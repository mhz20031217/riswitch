==> flow/design.v <==
`timescale 10ns/1ns
module Keyboard
(
    input clk,
    input clrn,
	input ps2_clk,
	input ps2_data,
	input en,
	output reg [31:0] cur_key
	);
    wire [7:0] keydata;
    wire ready;
    wire overflow;
    wire reset;
    reg nextdata_n = 0;
    reg release_f = 0;
    reg tri_f = 0;
    assign reset = clrn == 0 ? 1 : overflow;
ps2_keyboard mykey(clk, ~reset, ps2_clk, ps2_data, keydata, ready, nextdata_n, overflow);
always@(posedge clk) begin
    if(clrn == 0) begin
        cur_key <= 32'h00000000;
    end
    else begin
        if(en == 0) begin
            cur_key <= cur_key;
            nextdata_n <= 1;
        end
        else if(nextdata_n == 0) nextdata_n <= 1;
        else if(ready == 1) begin
            nextdata_n <= 0;
            if(cur_key[7:0] == keydata) begin  
                cur_key <= cur_key;
            end
            else if(keydata == 8'he0) begin  
                tri_f <= 1;
                cur_key <= 0;
            end
            else if(keydata == 8'hf0) begin  
                release_f <= 1;
                cur_key <= 0;
            end
            else if(release_f == 1) begin
                    release_f <= 0;
                    if(tri_f == 1) begin
                        cur_key <= {24'h00E0F0, keydata};
                        tri_f <= 0;
                    end
                    else begin
                        cur_key <= {24'h0000F0, keydata};
                    end
            end
            else begin
                    if(tri_f == 1) begin
                        cur_key <= {24'h0000E0, keydata};
                        tri_f <= 0;
                    end
                    else begin
                        cur_key <= {24'h000000, keydata};
                    end
            end
        end
        else begin
            nextdata_n <= 0;
            cur_key <= 0;
        end
    end
end
endmodule
`timescale 10ns/1ns
module ps2_keyboard(clk,clrn,ps2_clk,ps2_data,data,ready,nextdata_n,overflow);
    input clk,clrn,ps2_clk,ps2_data;
	input nextdata_n;
    output [7:0] data;
    output reg ready;
    output reg overflow;      
    reg [9:0] buffer;         
    reg [7:0] fifo[7:0];      
	 reg [2:0] w_ptr,r_ptr;    
    reg [3:0] count;   
    reg [2:0] ps2_clk_sync;
    always @(posedge clk) begin
        ps2_clk_sync <=  {ps2_clk_sync[1:0],ps2_clk};
    end
    wire sampling = ps2_clk_sync[2] & ~ps2_clk_sync[1];
    always @(posedge clk) begin
        if (clrn == 0) begin  
            count <= 0; w_ptr <= 0; r_ptr <= 0; overflow <= 0; ready<= 0;
        end 
		else if (sampling) begin
            if (count == 4'd10) begin
                if ((buffer[0] == 0) &&   
                    (ps2_data)       &&   
                    (^buffer[9:1])) begin       
                    fifo[w_ptr] <= buffer[8:1];   
                    w_ptr <= w_ptr+3'b1;
                    ready <= 1'b1;
                    overflow <= overflow | (r_ptr == (w_ptr + 3'b1));
                end
                count <= 0;      
            end else begin
                buffer[count] <= ps2_data;   
                count <= count + 3'b1;
            end      
        end
        if ( ready ) begin  
				if(nextdata_n == 1'b0)  
				begin
				   r_ptr <= r_ptr + 3'b1; 
					if(w_ptr==(r_ptr+1'b1))  
					     ready <= 1'b0;
				end           
        end
    end
    assign data = fifo[r_ptr];
endmodule
* Reports on Keyboard *
Tool output for the design above, in the order of the flow.
Line numbers count from 1 in the design file above.
Cell names lack the library's common part.
The mark -- stands for no value.

design
  top module = Keyboard
  clock input = clk
  library = sky130hd
  timing corner = tt_025C_1v80

* Elaborated design *
Counts by Yosys on the flattened word-level netlist (proc, flatten, opt, wreduce; memories kept). Print and check cells are left out.
Yosys's memory passes give these memory sizes; they may raise the number of words (mostly to a power of two), join words into wider ones and drop unused or constant bits.

word-level totals
  register bits after elaboration = 60
  bits in writable memories = 64
  output and inout port bits = 32
  memories = 1
  clocked read ports x word width = 8
  cells after elaboration = 79
  input bits = 5

cells by class
  add/subtract/negate cells = 5
  mux-type cells = 33
  bitwise logic cells = 11
  equal/unequal tests = 8
  reduce/logical cells = 8
  shifts and indexed selects = 2

memories
  memory      depth  width  rd ports  write ports  RTL line  RTL
  mykey.fifo  8      8      1         1            78        reg [7:0] fifo[7:0];

operator list
  cell                                                   count
  two-way mux 24 bit                                     4
  two-way mux 32 bit                                     2
  two-way mux 8 bit                                      4
  two-way mux 3 bit                                      7
  equality test 8 bit (second input constant)            2
  two-way mux 16 bit                                     1
  two-way mux 1 bit                                      14
  AND reduction 6 bit                                    2
  variable shift 1 x 5 -> 10 bit                         1
  variable shift 1 x 5 -> 10 bit (first input constant)  1
  AND 10 bit                                             1
  bitwise OR 10 bit                                      1
  inverter 10 bit                                        1
  adder 3 x 1 -> 3 bit (second input constant)           3
  AND reduction 3 bit                                    3
  parity 9 bit                                           1
  equality test 8 bit                                    1
  inverter 1 bit                                         6
  equality test 3 bit                                    2
  negator 4 -> 5 bit                                     1
  != test 2 bit (second input constant)                  2
  adder 4 x 1 -> 4 bit (second input constant)           1
  equality test 4 bit (second input constant)            1
  two-way mux 4 bit                                      1
  logical AND 1 bit                                      2
  AND 1 bit                                              1
  bitwise OR 1 bit                                       1

* Longest topological paths *
Depth = most cells in a row (Yosys ltp): at word level without a register or memory, in the mapped netlist without a sequential cell, where the memories' decode and read muxes count.

depth
  depth in word-level cells = 10
  ABC_AREA = 0
  depth in mapped cells = 10

* Synthesis result *
The flow's flattened synthesis, as Yosys stat reports it; memories are mapped. The netlist is that of the ABC_AREA named above (0 if unset); the other value can give another one.

mapped netlist
  cell count = 356
  sequential part of the area = 2832.7 µm²
  mapped flip-flops = 103
  chip area (Yosys) = 4745.8 µm²
  buffers = 33

cells by type
  type       count
  edfxtp_1   77
  dfxtp_1    26
  mux2i_1    21
  buf_4      22
  mux4_2     6
  nor2_1     28
  xnor2_1    11
  a22o_1     10
  ha_1       7
  nand2_1    22
  xor2_1     9
  o21ai_0    15
  o2bb2ai_1  7
  a2bb2o_4   3
  buf_6      4
  mux2i_4    2
  inv_1      10
  nand3_1    7

Other cell types: 37; their cells: 69.
By module: a second synthesis without flattening, with its own total; a netlist apart from the flattened one above.

unflattened totals
  cell total of the unflattened synthesis = 320
  area total of the unflattened synthesis = 4645.7 µm²

Rows give one instance, submodules left out.

modules
  module        instances  cells  area (µm²)
  ps2_keyboard  1          243    3867.5
  Keyboard      1          77     778.2

* Worst setup path after synthesis *
Path of least setup slack by OpenSTA after synthesis, without wires, with an ideal clock, recovery checks aside; 20% of the period is set as input and as output delay. Where synthesis merged equal registers, the netlist keeps one of their names.

timing path after synthesis
  path type = register -> register
  start point = register mykey.buffer[5]
  end point = memory mykey.fifo[0][0]
  arrival time = 2.803 ns
  setup slack = 1.443 ns
  clock period = 4.63 ns
  path delay = 3.186 ns
  data required time = 4.247 ns
  time at the first pin = 0.000 ns
  driving pins on the path = 8
  period reached after synthesis = 3.187 ns

"path delay" = arrival - input delay + setup time.
"driving pins on the path": output pins that drive a net of the path, with the launching flip-flop's if there is one; two outputs of one cell count as two.
"period reached after synthesis" = period - worst setup slack (recovery checks aside). The figure is calculated, with input and output delays left at 20% of the set period.
Between the ends stands the longest chain of elaborated cells between them, by number of cells; it is not shown to be the way that was timed. Of several equally long chains one is given.
Each line given opens the expression or statement behind the cell; cells for indexed reads and writes are added by Yosys, which also makes memories of some case tables.
Only ways into the end's enable, where the timed path ends, are counted here.

on the way, after synthesis
  cells stage by stage = edfxtp_1 -> xor2_1 -> xnor3_1 -> xnor2_1 -> or4b_1 -> clkbuf_1 -> or3_1 -> nor3_1
  length of the longest elaborated chain = 6
  elaborated cells between the ends (all ways) = 10
  RTL lines with such cells = 5

ends and longest elaborated chain, after synthesis
  what               RTL line  RTL
  start, declared    77        reg [9:0] buffer;
  start, assigned    102       buffer[count] <= ps2_data;
  parity 9 bit       94        (^buffer[9:1])) begin
  logical AND 1 bit  92        if ((buffer[0] == 0) &&
  two-way mux 3 bit  92
  two-way mux 3 bit  91        if (count == 4'd10) begin
  two-way mux 3 bit  90        else if (sampling) begin
  two-way mux 3 bit  87        if (clrn == 0) begin
  end, declared      78        reg [7:0] fifo[7:0];

* Path in the finished layout *
Path of least setup slack in the final report of flow run 1 (OpenROAD, finished layout, wires in). Where an end is a register, its clock arrival counts in the times.

timing path after layout
  path type = register -> register
  start point = register mykey.buffer[5]
  end point = memory mykey.fifo[0][6]
  clock period = 3.21 ns
  data required time = 3.29 ns
  driving pins on the path = 8
  time at the first pin = 0.36 ns
  arrival time = 2.99 ns
  setup slack = 0.29 ns

Between the ends stands the longest chain of elaborated cells between them, by number of cells; it is not shown to be the way that was timed. Of several equally long chains one is given.
Only ways into the end's enable, where the timed path ends, are counted here.

on the way, after layout
  cells stage by stage = edfxtp_1 -> xor2_1 -> xnor3_1 -> xnor2_1 -> or4b_1 -> or3_1 -> nor3_1 -> buf_4
  length of the longest elaborated chain = 6
  elaborated cells between the ends (all ways) = 10
  RTL lines with such cells = 5

ends and longest elaborated chain, after layout
  what               RTL line  RTL
  start, declared    77        reg [9:0] buffer;
  start, assigned    102       buffer[count] <= ps2_data;
  parity 9 bit       94        (^buffer[9:1])) begin
  logical AND 1 bit  92        if ((buffer[0] == 0) &&
  two-way mux 3 bit  92
  two-way mux 3 bit  91        if (count == 4'd10) begin
  two-way mux 3 bit  90        else if (sampling) begin
  two-way mux 3 bit  87        if (clrn == 0) begin
  end, declared      78        reg [7:0] fifo[7:0];

Lab notebook: Keyboard

Record of 2 stored runs of the RTL-to-layout flow on Keyboard, platform sky130hd. The runs are unordered. Constraints: input delay and output delay 20% of the set period each, output load 0.01 pF.
"worst setup path time (ns)" means the part of the period allowed to the worst setup path (the constraints hold back 20% at inputs and 20% at outputs) less its slack; where the path has registers, the arrival times of their clocks count too.

settings of flow run 1
{
  "period_ns": 3.21,
  "CORE_UTILIZATION": 47,
  "CAP_MARGIN": 20,
  "CORE_MARGIN": 2,
  "SLEW_MARGIN": 20
}
report of flow run 1
yosys chip area after synthesis (um^2): 4745.8
finish__design__die__area: 10917.1
finish__design__instance__utilization: 0.5420
finish__timing__setup__ws: 0.293
finish__timing__hold__ws: 0.337
worst setup path time (ns): 2.92
worst setup path kind: register -> register

settings of flow run 2
{
  "period_ns": 3.72,
  "CORE_UTILIZATION": 23,
  "SETUP_SLACK_MARGIN": 0.14,
  "PLACE_DENSITY_LB_ADDON": 0.21,
  "HOLD_SLACK_MARGIN": 0.16,
  "GPL_ROUTABILITY_DRIVEN": 1,
  "CTS_CLUSTER_SIZE": 79,
  "CAP_MARGIN": 40,
  "CORE_MARGIN": 2,
  "SLEW_MARGIN": 20
}
report of flow run 2
yosys chip area after synthesis (um^2): 4745.8
finish__design__die__area: 21799.0
finish__design__instance__utilization: 0.2701
finish__timing__setup__ws: 0.608
finish__timing__hold__ws: 0.329
worst setup path time (ns): 3.11
worst setup path kind: register -> register
